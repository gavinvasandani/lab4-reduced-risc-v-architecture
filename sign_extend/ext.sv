==> flow/design.v <==
module sign_ext(
    input logic clk,
    input logic [31:0] inst,
    input logic ImmSrc,
    output logic [31:0] ImmOp,
    output logic [31:0] rem
);
    logic [11:0] imm_imm = inst[31:20];
    logic [12:0] imm_branch = {inst[31], inst[7], inst[30:25], inst[11:8], 1'b0};
    assign rem = inst;
    always_ff @(posedge clk)
        if (ImmSrc) 
            ImmOp <= {{20{imm_imm[11]}}, imm_imm};
        else 
            ImmOp <= {{19{imm_branch[12]}}, imm_branch};
endmodule
**Step by step through the tools: sign_ext**

The steps from the RTL of sign_ext to its reports follow in flow order.
Lines are those of the file above, counted from 1.
Library cell names are shortened.
Not given: -

- Top module: sign_ext
- Clock input: clk
- Cell library: sky130hd
- Library corner: tt_025C_1v80

**Elaborated design**

Yosys after proc, flatten, opt, wreduce and memory -nomap, before mapping. Memory bits, and registers merged into a memory's read port (data or address), are not among the register bits. Print and check cells are not counted. Equal cells are merged and count once.

- Add/sub/neg operators: 0
- Multipliers: 0
- Div/mod/pow operators: 0
- Magnitude comparators: 0
- Equal/unequal tests: 0
- Shift-type cells: 0
- Muxes and demuxes: 1
- Bitwise logic cells: 0
- Reductions and logical operators: 0

Operators with widths:

| cell | count |
|---|---|
| 12-bit 2-to-1 mux | 1 |

- Register bits after elaboration: 13
- Latch bits: 0
- RAM bits: 0
- ROM bits: 0
- Clocked read ports x word width: 0
- Memory cells: 0
- Input port bits: 34
- Output and inout port bits: 64
- Cells after elaboration: 3

**Depth**

Longest topological path by Yosys (ltp), each cell counted once; first at word level (registers and memories cut), then after technology mapping (sequential cells cut; the memories' decode and read muxes count).

- Depth after elaboration: 1
- ABC_AREA: 0
- Depth in mapped cells: 1
- Gate-level depth less buffers: 1

**After synthesis**

Source: synth_stat.txt of the flow (Yosys; design flattened, memories mapped). It holds for the ABC_AREA given above (unset counts as 0); a run with the other value may have another netlist.

- Cells in the netlist: 70
- Mapped area: 706.9 um^2
- Area of sequential cells: 260.2 um^2
- Mapped flip-flops: 13
- Buffers: 51

Cell types:

| cell | count | area in all (um^2) |
|---|---|---|
| buf_4 | 51 | 382.867 |
| dfxtp_1 | 13 | 260.25 |
| mux2_2 | 5 | 56.304 |
| and2_2 | 1 | 7.507 |

**Worst setup path after synthesis**

OpenSTA on the mapped netlist: ideal clock, no wires. The path of least setup slack (recovery checks aside). Input and output delay are each 20% of the period. Register names are those of the netlist, which keeps one name where synthesis merged equal registers.

- Kind: register to output
- Start: register (name not given)
- End: output ImmOp[13]
- Period: 1060 ps
- Output delay: 212 ps
- Launch time at the first pin: 0 ps
- Arrival time: 856 ps
- Slack: -8 ps
- Path delay: 856 ps
- Stages: 2
- Path buffers: 1
- Period reached after synthesis: 1068 ps

"path delay" is the arrival time less input delay plus setup time.
A path that ends at an output port has no setup time.
"stages" counts driving pins, that of a launching flip-flop among them; a cell with two outputs on the path counts twice.
"period reached after synthesis" = period - worst setup slack (recovery checks aside). The figure is calculated, with input and output delays left at 20% of the set period.

- Cells stage by stage: dfxtp_1 buf_4
- Cells in the longest elaborated chain: 0

Ends and longest elaborated chain, after synthesis:

| element | line | RTL |
|---|---|---|
| end: declaration | 5 | `output logic [31:0] ImmOp,` |

**Path in the finished layout**

Path of least setup slack in the final report of flow run A (OpenROAD, finished layout, wires in). Where an end is a register, its clock arrival counts in the times.
The path's times are printed in steps of 10 ps; the period is the one set.

- Kind: register to output
- Start: register (name not given)
- End: output ImmOp[20]
- Period: 975 ps
- Output delay: 190 ps
- Launch time at the first pin: 270 ps
- Arrival time: 910 ps
- Slack: -130 ps
- Stages: 3
- Path buffers: 2

- Cells stage by stage: dfxtp_4 buf_6 buf_2
- Cells in the longest elaborated chain: 0

Ends and longest elaborated chain, after layout:

| element | line | RTL |
|---|---|---|
| end: declaration | 5 | `output logic [31:0] ImmOp,` |

Stored flow runs of sign_ext (2 of them; Yosys, OpenROAD, sky130hd). They differ in their settings and are not a sequence. Constraints: input delay and output delay 20% of the set period each, output load 0.01 pF.
"reached clock period" is the run's clock period less its worst setup slack. It is reckoned from that one timing run; input and output delays stay at 20% of the period that was set.
"time used up by the worst setup path" means the part of the period allowed to the worst setup path (the constraints hold back 20% at inputs and 20% at outputs) less its slack; where the path has registers, the arrival times of their clocks count too.
"total power after layout" rests on the timing tool's default activity at the inputs, not on a simulated workload.
"time used up by the worst setup path" is given in steps of 10 ps.

### Flow run A

==> flow/run.sh <==
#!/bin/bash
# the make line also repeats the synthesis and layout settings of config.mk as NAME=value (left out here)
make -C /OpenROAD-flow-scripts/flow DESIGN_CONFIG=/design/flow/config.mk WORK_HOME=/design/flow/orfs CLKGATE_MAP_FILE= finish
==> flow/config.mk <==
export PLATFORM = sky130hd
export DESIGN_NAME = sign_ext
export DESIGN_NICKNAME = sign_ext
export VERILOG_FILES = /design/flow/design.v
export SDC_FILE = /design/flow/constraint.sdc
export NUM_CORES = 4
export LEC_CHECK = 0
export CAP_MARGIN = 20
export CORE_MARGIN = 2
export CORE_UTILIZATION = 40
export SLEW_MARGIN = 20
==> flow/constraint.sdc <==
create_clock -name core_clock -period 0.975 [get_ports {clk}]
set_input_delay 0.1950 -clock core_clock [delete_from_list [all_inputs] [get_ports {clk}]]
set_output_delay 0.1950 -clock core_clock [all_outputs]
set_load 0.01 [all_outputs]

Results of flow run A:
- Cell area after synthesis: 706.9 um^2
- Worst hold slack after layout: 153 ps
- Area inside the die boundary: 2119.7 um^2
- Time used up by the worst setup path: 910 ps
- Type of the worst setup path: register to output
- Reached clock period: 1102 ps
- Worst slack on setup checks: -127 ps
- Post-route utilization: 53.6%
- Final setup TNS: -2088 ps
- Total power after layout: 1215 uW
- Standard-cell area after routing: 904.6 um^2

### Flow run B

==> flow/run.sh <==
#!/bin/bash
# the make line also repeats the synthesis and layout settings of config.mk as NAME=value (left out here)
make -C /OpenROAD-flow-scripts/flow DESIGN_CONFIG=/design/flow/config.mk WORK_HOME=/design/flow/orfs CLKGATE_MAP_FILE= finish
==> flow/config.mk <==
export PLATFORM = sky130hd
export DESIGN_NAME = sign_ext
export DESIGN_NICKNAME = sign_ext
export VERILOG_FILES = /design/flow/design.v
export SDC_FILE = /design/flow/constraint.sdc
export NUM_CORES = 4
export LEC_CHECK = 0
export CAP_MARGIN = 20
export CORE_MARGIN = 4
export CORE_UTILIZATION = 23
export CTS_CLUSTER_DIAMETER = 274
export GPL_TIMING_DRIVEN = 1
export HOLD_SLACK_MARGIN = 0.15
export PLACE_DENSITY_LB_ADDON = 0.17
export SLEW_MARGIN = 35
==> flow/constraint.sdc <==
create_clock -name core_clock -period 1.17 [get_ports {clk}]
set_input_delay 0.2340 -clock core_clock [delete_from_list [all_inputs] [get_ports {clk}]]
set_output_delay 0.2340 -clock core_clock [all_outputs]
set_load 0.01 [all_outputs]

Results of flow run B:
- Cell area after synthesis: 706.9 um^2
- Worst hold slack after layout: 418 ps
- Area inside the die boundary: 4024.6 um^2
- Time used up by the worst setup path: 880 ps
- Type of the worst setup path: register to output
- Reached clock period: 1110 ps
- Worst slack on setup checks: 60 ps
- Post-route utilization: 31.4%
- Final setup TNS: 0 ps
- Total power after layout: 1006 uW
- Standard-cell area after routing: 895.9 um^2
